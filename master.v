==> flow/design.v <==
`timescale 1ns / 1ps
module apb_master_write_transfer(
  input              pclk,
  input              valid,       
  input [1:0]        ext_psel,    
  input              ext_write,   
  input [31:0]       ext_addr,    
  input [31:0]       ext_wdata,
  output [1:0]       psel,       
  output             penable,  
  output             pwrite,
  input              pready,      
  input [31:0]       slv_prdata,  
  output [31:0]      prdata,      
  output [31:0]      pwdata,
  output [31:0]      paddr
);
  reg                r_penable=0;
  reg [31:0]         r_prdata=0;
  reg [1:0]          r_ext_psel = 0;
  reg [31:0]         r_ext_addr= 32'd0;
  reg                r_ext_write = 0;
  reg [31:0]         r_ext_wdata = 0;      
  reg [1:0]          p_state=2'd0;
  parameter          IDLE = 2'd0;
  parameter          SETUP = 2'd1;
  parameter          ACCESS = 2'd2;
always @(posedge pclk) begin
    case (p_state)
      IDLE : begin               
        if(!valid) begin
          r_penable <= 0;
          r_ext_psel <= 3'd0;
          p_state <= IDLE;
        end else begin
          p_state <= SETUP;
        end
      end
      SETUP : begin             
        r_penable <= 0;
        r_ext_psel <= ext_psel;
        r_ext_addr <= ext_addr;
        r_ext_wdata <= ext_wdata;
        p_state <= ACCESS;
        r_ext_write <= ext_write; 
      end
      ACCESS : begin           
        r_penable <= 1'b1;
        if (ext_write == 0) begin
          r_prdata <= slv_prdata;
        end 
        if (pready == 0) begin          
          p_state <= ACCESS;
        end else begin
          p_state <= IDLE;
          r_penable <= 0;
        end
      end
      default: p_state <= IDLE; 
    endcase
  end
 assign penable = r_penable;
 assign psel = r_ext_psel;
 assign pwrite = r_ext_write;
 assign paddr = r_ext_addr;
 assign pwdata = r_ext_wdata;
 assign prdata = r_prdata;
endmodule
# Tool chain data of apb_master_write_transfer
# What the tools print for apb_master_write_transfer, step after step.
# Line numbers count from 1 in the design file above.
# Library cell names are shortened.
# The mark n/a stands for no value.
# inputs
top	apb_master_write_transfer
clk_port	pclk
cell_library	sky130hd
lib_corner	tt_025C_1v80

# Word-level counts
# Source: Yosys, flattened and elaborated, memories not mapped. Widths are those after wreduce. Registers that Yosys merges into a memory's read port (data or address) are not register bits. Print and check cells do not count. Equal cells are merged and count once.
# classes
add_sub_neg	0
n_mul	0
equal	3
reduce_logical	6
logic	1
compare	0
shift	0
n_div	0
muxes	8
# op_table
op	n
AND reduction 2 bit	3
parallel mux 2 bit (select 3 bit)	1
parallel mux 2 bit (select 2 bit)	1
two-way mux 2 bit	2
nonzero test 3 bit	1
parallel mux 1 bit (select 3 bit)	1
two-way mux 1 bit	3
== test 2 x 1 -> 1 bit (second input constant)	1
== test 2 bit (second input constant)	1
inequality test 2 bit (second input constant)	1
zero test 2 bit	1
nonzero test 2 bit	1
NOT 1 bit	1
# bits
word_cells	25
regBits	102
clocked_rd_ports_x_width	0
n_memories	0
inputBits	102
latch_bits	0
mem_bits_ro	0
ramBits	0
output_inout_bits	100

# Logic depth
# Longest topological path by Yosys (ltp), each cell counted once; first at word level (registers and memories cut), then after technology mapping (sequential cells cut; the memories' decode and read muxes count).
# logic_depth
ltp_word	3
ABC_AREA	0
depth_mapped	2
depth_no_buf	2

# Synthesis result
# The flow's flattened synthesis, as Yosys stat reports it; memories are mapped. The netlist is that of the ABC_AREA named above (0 if unset); the other value can give another one.
# Totals and module areas in this step are rounded.
# synth_totals
cells	113
area_um2	3119
seq_area_um2	3043
buf_cells	0
ffs	102
# types
type	n	type_area_um2
edfxtp_1	100	3002.88
dfxtp_1	2	40.038
nor2b_4	1	13.763
and2_1	2	12.512
nor3b_2	1	12.512
a21oi_1	2	10.01
nand2b_2	1	8.758
nor2_1	2	7.507
o21bai_1	1	7.507
inv_1	1	3.754

# Path before layout
# Path of least setup slack by OpenSTA after synthesis, without wires, with an ideal clock, recovery checks aside; 20% of the period is set as input and as output delay. Where synthesis merged equal registers, the netlist keeps one of their names.
# synth_timing
path_kind	input-to-reg
startpoint	input port ext_write
endpoint	register r_prdata[0]
n_path_buf	0
path_delay_ps	1783
setup_ps	421
period_ps	2900
t_first_pin_ps	580
arrival_ps	1942
slack_ps	537
stages	1
input_delay_ps	580
required_time_ps	2479
period_less_setup_slack_ps	2363
# "path_delay_ps" is the arrival time less input delay plus setup time.
# "stages": output pins that drive a net of the path, with the launching flip-flop's if there is one; two outputs of one cell count as two.
# "period_less_setup_slack_ps" is the clock period less the worst setup slack; recovery checks do not enter. This is arithmetic on one report: input and output delays are still those of the set period (20% each).
# Between the ends stands the longest chain of elaborated cells between them, by number of cells; it is not shown to be the way that was timed. Of several equally long chains one is given.
# A line is the first line of the expression or statement that the cell stems from. Yosys adds cells for indexed reads and writes and turns some case tables into memories.
# synth_via
path_cell_list	nor2_1
elab_chain_cells	2
cone_cells	2
cone_lines	0
classes_between	1 x logic; 1 x reduce/logical
# synth_rtl
element	line	rtl
from (decl)	6	input              ext_write,
NOT 1 bit	n/a
AND reduction 2 bit	n/a
to (assign)	50	r_prdata <= slv_prdata;
to (decl)	19	reg [31:0]         r_prdata=0;

# Worst path after layout
# Path of least setup slack in the final report of flow run A (OpenROAD, finished layout, wires in). Where an end is a register, its clock arrival counts in the times.
# The report prints the path's times to 10 ps; the period is as set.
# layout_timing
path_kind	reg-to-output
startpoint	register r_ext_wdata[25]
endpoint	output port pwdata[25]
arrival_ps	1260
slack_ps	610
t_first_pin_ps	340
required_time_ps	1870
period_ps	2340
stages	2
n_path_buf	1
output_delay_ps	470
# layout_via
path_cell_list	edfxtp_1 -> clkdlybuf4s50_1
elab_chain_cells	0
cone_cells	0
cone_lines	0
# layout_rtl
element	line	rtl
from (decl)	23	reg [31:0]         r_ext_wdata = 0;
from (assign)	43	r_ext_wdata <= ext_wdata;
to (decl)	15	output [31:0]      pwdata,

# apb_master_write_transfer through Yosys and OpenROAD on sky130hd: 2 stored runs, unordered, with their settings and measured results. The constraints put input and output delay at 20% of the set period each and load the outputs with 0.01 pF.
# "totalPower_w": no workload was simulated; the value follows from the tool's default switching activity.
# The results are shown rounded.
# Among the settings, -- means not set for that run.
# Results: -- = not shown.
stored run	period_ns	SETUP_SLACK_MARGIN	CAP_MARGIN	CORE_MARGIN	CORE_UTILIZATION	SLEW_MARGIN	PLACE_DENSITY_LB_ADDON	CELL_PAD_IN_SITES_GLOBAL_PLACEMENT	GPL_ROUTABILITY_DRIVEN	CTS_CLUSTER_DIAMETER	MIN_ROUTING_LAYER	timing.setup.ws_ps	totalPower_w	fin_util_pct	total_die_area_um2	ws_hold_ps	post_synth_area_um2
flow run A	2.34	0.27	20	2	40	20	--	--	--	--	--	608	0.004775	71.5	8520	524	3119
flow run B	2.4	0.12	15	4	49	5	0.11	3	1	66	met1	--	--	--	--	--	--
# Flow run B: stopped before the end: placement reported FLW-0024
