==> flow/design.v <==
`timescale 1ns / 1ps
module master_controller(
  output          rd_en,
  input           empty_flag,
  input           full_flag, 
  input [7:0]     fifo_data,
  output          p_write,
  output [1:0]    p_sel,
  output [31:0]   p_addr,
  output [31:0]   p_wdata,
  input           rd_clk,
  output          o_valid,
  input           slv_pready
);
  reg             r_rd_en = 0;
  reg [31:0]      r_pwdata = 0;  
  reg [1:0]       r_psel = 0;
  reg             r_pwrite = 0;
  reg [31:0]      r_paddr = 0;  
  reg [4:0]       p_state = 0;
  reg [2:0]       r_index_addr = 3'd4;
  reg [2:0]       r_index_wdata = 3'd4;
  reg             r_o_valid = 0;
  parameter IDLE = 4'd0;
  parameter IDLE_MAKE_RDEN_0 = 4'd1;
  parameter REG_SEL = 4'd2;
  parameter REG_SEL_MAKE_RDEN_0 = 4'd3;
  parameter REG_WRITE = 4'd4;
  parameter REG_WRITE_MAKE_RDEN_0 = 4'd5;
  parameter REG_ADDR_STATE1 = 4'd6; 
  parameter REG_ADDR_STATE1_MAKE_RDEN_0 = 4'd7; 
  parameter REG_ADDR_STATE2 = 4'd8;
  parameter REG_ADDR_STATE2_MAKE_RDEN_0 = 4'd9;
  parameter REG_WDATA_STATE1 = 4'd10;
  parameter REG_WDATA_STATE1_MAKE_RDEN_0 = 4'd11;
  parameter REG_WDATA_STATE2 = 4'd12;
  parameter CHECK_READY = 4'd13;
  always @(posedge rd_clk) begin
    case (p_state)
      IDLE : begin
        if (!empty_flag) begin
          r_rd_en <= 1;
          p_state <= IDLE_MAKE_RDEN_0;          
        end
        r_o_valid <= 1'b0;
      end  
      IDLE_MAKE_RDEN_0 : begin
          r_rd_en <= 0;
          p_state <= REG_SEL;
      end
      REG_SEL : begin
        r_psel <= fifo_data[1:0];
        if (!empty_flag) begin
          r_rd_en <= 1;
          p_state <= REG_SEL_MAKE_RDEN_0;
        end
      end
      REG_SEL_MAKE_RDEN_0 : begin
          r_rd_en <= 0;
          p_state <= REG_WRITE;
      end
      REG_WRITE : begin
        r_pwrite <= fifo_data[0];
        if (!empty_flag) begin
          r_rd_en <= 1;
          p_state <= REG_WRITE_MAKE_RDEN_0;
        end
      end
      REG_WRITE_MAKE_RDEN_0 : begin
          r_rd_en <= 0;
          p_state <= REG_ADDR_STATE1;
      end
      REG_ADDR_STATE1 : begin  
        r_paddr [(r_index_addr*8) - 1 -: 8] <= fifo_data;
        if(!empty_flag) begin
          r_rd_en <= 1;
          p_state <= REG_ADDR_STATE1_MAKE_RDEN_0;
        end
      end
      REG_ADDR_STATE1_MAKE_RDEN_0 : begin
          r_rd_en <= 0;
          p_state <= REG_ADDR_STATE2;
      end
      REG_ADDR_STATE2 : begin
        if ( r_index_addr > 1)begin
          r_index_addr <= r_index_addr - 1;            
          p_state <= REG_ADDR_STATE1;
        end else begin
          r_index_addr <= 4;
          p_state <= REG_WDATA_STATE1;
        end
      end
      REG_WDATA_STATE1 : begin
        r_pwdata [(r_index_wdata*8) - 1 -: 8] <= fifo_data;
        if (!empty_flag) begin
          r_rd_en <= 1; 
          p_state <= REG_WDATA_STATE1_MAKE_RDEN_0;
        end 
        else if (r_index_wdata == 1) begin
          r_index_wdata <= 4;
          r_o_valid <= 1'b1;
          p_state <= IDLE;
        end      
      end  
      REG_WDATA_STATE1_MAKE_RDEN_0 : begin
          r_rd_en <= 0;
          p_state <= REG_WDATA_STATE2;
      end
      REG_WDATA_STATE2 : begin 
        if (r_index_wdata > 1)begin
          r_index_wdata <= r_index_wdata - 1;            
          p_state <= REG_WDATA_STATE1;
        end else begin
          r_index_wdata <= 4;
          p_state <= IDLE;
          r_o_valid <= 1'b1;
        end
      end
    endcase
  end 
  assign  p_sel = r_psel;
  assign  p_write = r_pwrite;
  assign  p_addr = r_paddr;
  assign  p_wdata = r_pwdata;
  assign  o_valid = r_o_valid;
  assign  rd_en = r_rd_en;
endmodule
# Reports on master_controller
# What the tools print for master_controller, step after step.
# Line numbers count from 1 in the design file above.
# Cell names lack the library's common part.
# A cell with -- has no value.
# design
design	master_controller
clock_port	rd_clk
cell_library	sky130hd
pvt_corner	tt_025C_1v80

# Word level
# Counts by Yosys on the flattened word-level netlist (proc, flatten, opt, wreduce; memories kept). Register bits leave out memories and registers merged into their read ports (data or address). Print and check cells are left out. Cells with the same type and inputs are merged into one.
# bits
output_inout_bits	69
inputBits	12
register_bits	80
# classes
n_shift	4
compare	2
equal	21
n_logic	6
mux	19
add_sub_neg	10
n_reduce_logical	11
# op_table
cell	count
32-bit negator with 33-bit output	2
8-bit by 33-bit variable shift with 32-bit output	2
8-bit by 33-bit variable shift with 32-bit output with constant A	2
32-bit AND	2
32-bit OR	2
32-bit inverter	2
5-bit parallel mux with 12-bit select	1
5-bit 2-to-1 mux	6
5-bit by 3-bit equality test with 1-bit output with constant B	4
5-bit by 4-bit equality test with 1-bit output with constant B	4
8-bit by 5-bit subtractor with 9-bit output with constant B	2
2-bit inequality test with constant B	8
7-bit by 2-bit adder with 8-bit output with constant B	2
6-bit by 1-bit subtractor with 7-bit output with constant B	2
12-bit nonzero test	1
5-bit by 2-bit equality test with 1-bit output with constant B	2
5-bit OR reduction	2
3-bit 2-to-1 mux	3
4-bit 2-to-1 mux	2
3-bit by 1-bit subtractor with 3-bit output with constant B	2
3-bit by 1-bit > comparator with 1-bit output with constant B	2
6-bit AND reduction	1
6-bit nonzero test	1
3-bit parallel mux with 2-bit select	1
5-bit by 1-bit equality test with 1-bit output with constant B	1
5-bit zero test	1
4-bit AND reduction	1
1-bit 2-to-1 mux	4
# Not listed: further kinds 8, cells in them 8.

# Depth
# Yosys ltp: most cells in a row. Word level: on the elaborated netlist, between registers, memories and ports. Mapped: between sequential cells and ports; inverters and the memories' decode and read muxes count.
# logic_depth
ltp_word	8
ABC_AREA	0
depth_mapped	15
depth_no_buf	13

# Mapped cells and area
# The flow's flattened synthesis, as Yosys stat reports it; memories are mapped. The netlist is that of the ABC_AREA named above (0 if unset); the other value can give another one.
# The area totals of this step are shown rounded.
# types
cell	count	area_total_um2
edfxtp_1	79	2.37E+03
ha_1	25	312.8
a22o_1	32	280.269
o21ai_0	28	140.134
nand2_1	37	138.883
nand3_1	19	95.091
mux2_2	8	90.086
inv_1	23	86.333
nor2_1	15	56.304
o211ai_1	7	52.55
a21oi_1	10	50.048
or3_1	6	37.536
nor3_1	7	35.034
xnor2_1	4	35.034
xnor2_2	2	32.531
nand4_1	5	31.28
nor2b_1	5	31.28
nor4_1	5	31.28
# Other cell types: 32; their cells: 54.
# synth_totals
mapped_cells	371
ff_cells	79
seqArea_um2	2400
synth_area_um2	4400

# Timing after synthesis
# OpenSTA on the mapped netlist: ideal clock, no wires. The path of least setup slack (recovery checks aside). Input and output delay are each 20% of the period. Register names are those of the netlist, which keeps one name where synthesis merged equal registers.
# synth_path
path_type	reg2reg
startpoint	register r_index_wdata[0]
endpoint	register r_pwdata[10]
setup_time_ns	0.133
path_stages	13
t_first_pin_ns	0.000
required_time_ns	5.237
slack_ns	1.669
arrival_ns	3.568
period_ns	5.37
path_buffers	1
path_delay_ns	3.701
synth_period_reached_ns	3.701
# "path_delay_ns" is the arrival time less input delay plus setup time.
# "path_stages": output pins that drive a net of the path, with the launching flip-flop's if there is one; two outputs of one cell count as two.
# "synth_period_reached_ns" = period - worst setup slack (recovery checks aside). The figure is calculated, with input and output delays left at 20% of the set period.
# Between the ends stands the longest chain of elaborated cells between them, by number of cells; it is not shown to be the way that was timed. Of several equally long chains one is given.
# Each line given opens the expression or statement behind the cell; cells for indexed reads and writes are added by Yosys, which also makes memories of some case tables.
# A register here has more assigning lines than the two given.
# Lines with a computed index may be missing from the assigning lines.
# synth_between
path_cell_list	edfxtp_1 clkbuf_1 inv_1 ha_1 xnor2_2 xnor2_1 or2_2 ha_1 or4b_4 nor4_4 nand2b_2 a2111oi_4 a22o_1
elab_chain_cells	8
cone_cells	9
cone_lines	1
# synth_rtl
element	line	source
start, declared	22	reg [2:0]       r_index_wdata = 3'd4;
start, assigned	100	r_index_wdata <= 4;
start, assigned	111	r_index_wdata <= r_index_wdata - 1;
6-bit by 1-bit subtractor with 7-bit output	94	r_pwdata [(r_index_wdata*8) - 1 -: 8] <= fifo_data;
7-bit by 2-bit adder with 8-bit output	94
8-bit by 5-bit subtractor with 9-bit output	94
32-bit negator with 33-bit output	94
8-bit by 33-bit variable shift with 32-bit output	94
32-bit inverter	94
32-bit AND	94
32-bit OR	94
end, declared	16	reg [31:0]      r_pwdata = 0;

# Timing after layout
# From the final timing report of job 1: the path of least setup slack in the routed layout; clock arrival at registers is part of the times.
# layout_path
path_type	reg2reg
startpoint	register r_index_wdata[0]
endpoint	register r_pwdata[8]
t_first_pin_ns	0.35
required_time_ns	2.53
period_ns	2.3
setup_time_ns	0.13
slack_ns	-0.89
path_buffers	1
arrival_ns	3.42
path_stages	13
# Between the ends stands the longest chain of elaborated cells between them, by number of cells; it is not shown to be the way that was timed. Of several equally long chains one is given.
# A register here has more assigning lines than the two given.
# Lines with a computed index may be missing from the assigning lines.
# layout_between
path_cell_list	edfxtp_1 inv_4 ha_4 xnor2_4 xnor2_2 or2_4 ha_4 or4b_4 nor4_4 nand2b_2 a2111oi_4 buf_4 a22o_1
elab_chain_cells	8
cone_cells	9
cone_lines	1
# layout_rtl
element	line	source
start, declared	22	reg [2:0]       r_index_wdata = 3'd4;
start, assigned	100	r_index_wdata <= 4;
start, assigned	111	r_index_wdata <= r_index_wdata - 1;
6-bit by 1-bit subtractor with 7-bit output	94	r_pwdata [(r_index_wdata*8) - 1 -: 8] <= fifo_data;
7-bit by 2-bit adder with 8-bit output	94
8-bit by 5-bit subtractor with 9-bit output	94
32-bit negator with 33-bit output	94
8-bit by 33-bit variable shift with 32-bit output	94
32-bit inverter	94
32-bit AND	94
32-bit OR	94
end, declared	16	reg [31:0]      r_pwdata = 0;

--- measured runs ---
Measured data: module master_controller, platform sky130hd, 2 stored runs of the flow under differing settings, order arbitrary. Input and output delays are each 20% of the period that was set; the output load is 0.01 pF.
"timing.achieved_period_ns": clock period set for the run, less the worst setup slack. It is reckoned from that one timing run; input and output delays stay at 20% of the period that was set.
By "fin_power_uw" is meant OpenSTA's value without simulated activity: inputs other than the clock are taken to toggle once in ten clock periods, and the tool carries that through the logic.
The measured numbers are rounded.

Job 1, flow files:
==> flow/run.sh <==
#!/bin/bash
# the make line also repeats the synthesis and layout settings of config.mk as NAME=value (left out here)
make -C /OpenROAD-flow-scripts/flow DESIGN_CONFIG=/design/flow/config.mk WORK_HOME=/design/flow/orfs CLKGATE_MAP_FILE= finish
==> flow/config.mk <==
export PLATFORM = sky130hd
export DESIGN_NAME = master_controller
export DESIGN_NICKNAME = master_controller
export VERILOG_FILES = /design/flow/design.v
export SDC_FILE = /design/flow/constraint.sdc
export NUM_CORES = 4
export LEC_CHECK = 0
export CAP_MARGIN = 20
export CORE_MARGIN = 2
export CORE_UTILIZATION = 44
export CTS_CLUSTER_SIZE = 76
export GPL_ROUTABILITY_DRIVEN = 1
export PLACE_DENSITY_LB_ADDON = 0.03
export SLEW_MARGIN = 20
==> flow/constraint.sdc <==
create_clock -name core_clock -period 2.3 [get_ports {rd_clk}]
set_input_delay 0.4600 -clock core_clock [delete_from_list [all_inputs] [get_ports {rd_clk}]]
set_output_delay 0.4600 -clock core_clock [all_outputs]
set_load 0.01 [all_outputs]

==> results of job 1, as CSV <==
result,value
total_die_area_um2,11000
fin_util_pct,65
fin_power_uw,4900
timing.setup.ws_ns,-0.89
post_synth_area_um2,4400
final_setup_tns_ns,-51
timing.achieved_period_ns,3.193

Job 2, flow files:
==> flow/run.sh <==
#!/bin/bash
# the make line also repeats the synthesis and layout settings of config.mk as NAME=value (left out here)
make -C /OpenROAD-flow-scripts/flow DESIGN_CONFIG=/design/flow/config.mk WORK_HOME=/design/flow/orfs CLKGATE_MAP_FILE= finish
==> flow/config.mk <==
export PLATFORM = sky130hd
export DESIGN_NAME = master_controller
export DESIGN_NICKNAME = master_controller
export VERILOG_FILES = /design/flow/design.v
export SDC_FILE = /design/flow/constraint.sdc
export NUM_CORES = 4
export LEC_CHECK = 0
export CAP_MARGIN = 0
export CORE_MARGIN = 2
export CORE_UTILIZATION = 41
export CTS_CLUSTER_DIAMETER = 189
export MIN_ROUTING_LAYER = met2
export PLACE_DENSITY_LB_ADDON = 0.09
export SETUP_SLACK_MARGIN = 0.44
export SLEW_MARGIN = 25
==> flow/constraint.sdc <==
create_clock -name core_clock -period 2.08 [get_ports {rd_clk}]
set_input_delay 0.4160 -clock core_clock [delete_from_list [all_inputs] [get_ports {rd_clk}]]
set_output_delay 0.4160 -clock core_clock [all_outputs]
set_load 0.01 [all_outputs]

==> results of job 2, as CSV <==
result,value
total_die_area_um2,11000
fin_util_pct,63
fin_power_uw,5600
timing.setup.ws_ns,-1.1
post_synth_area_um2,4400
final_setup_tns_ns,-64
timing.achieved_period_ns,3.153
--- end ---
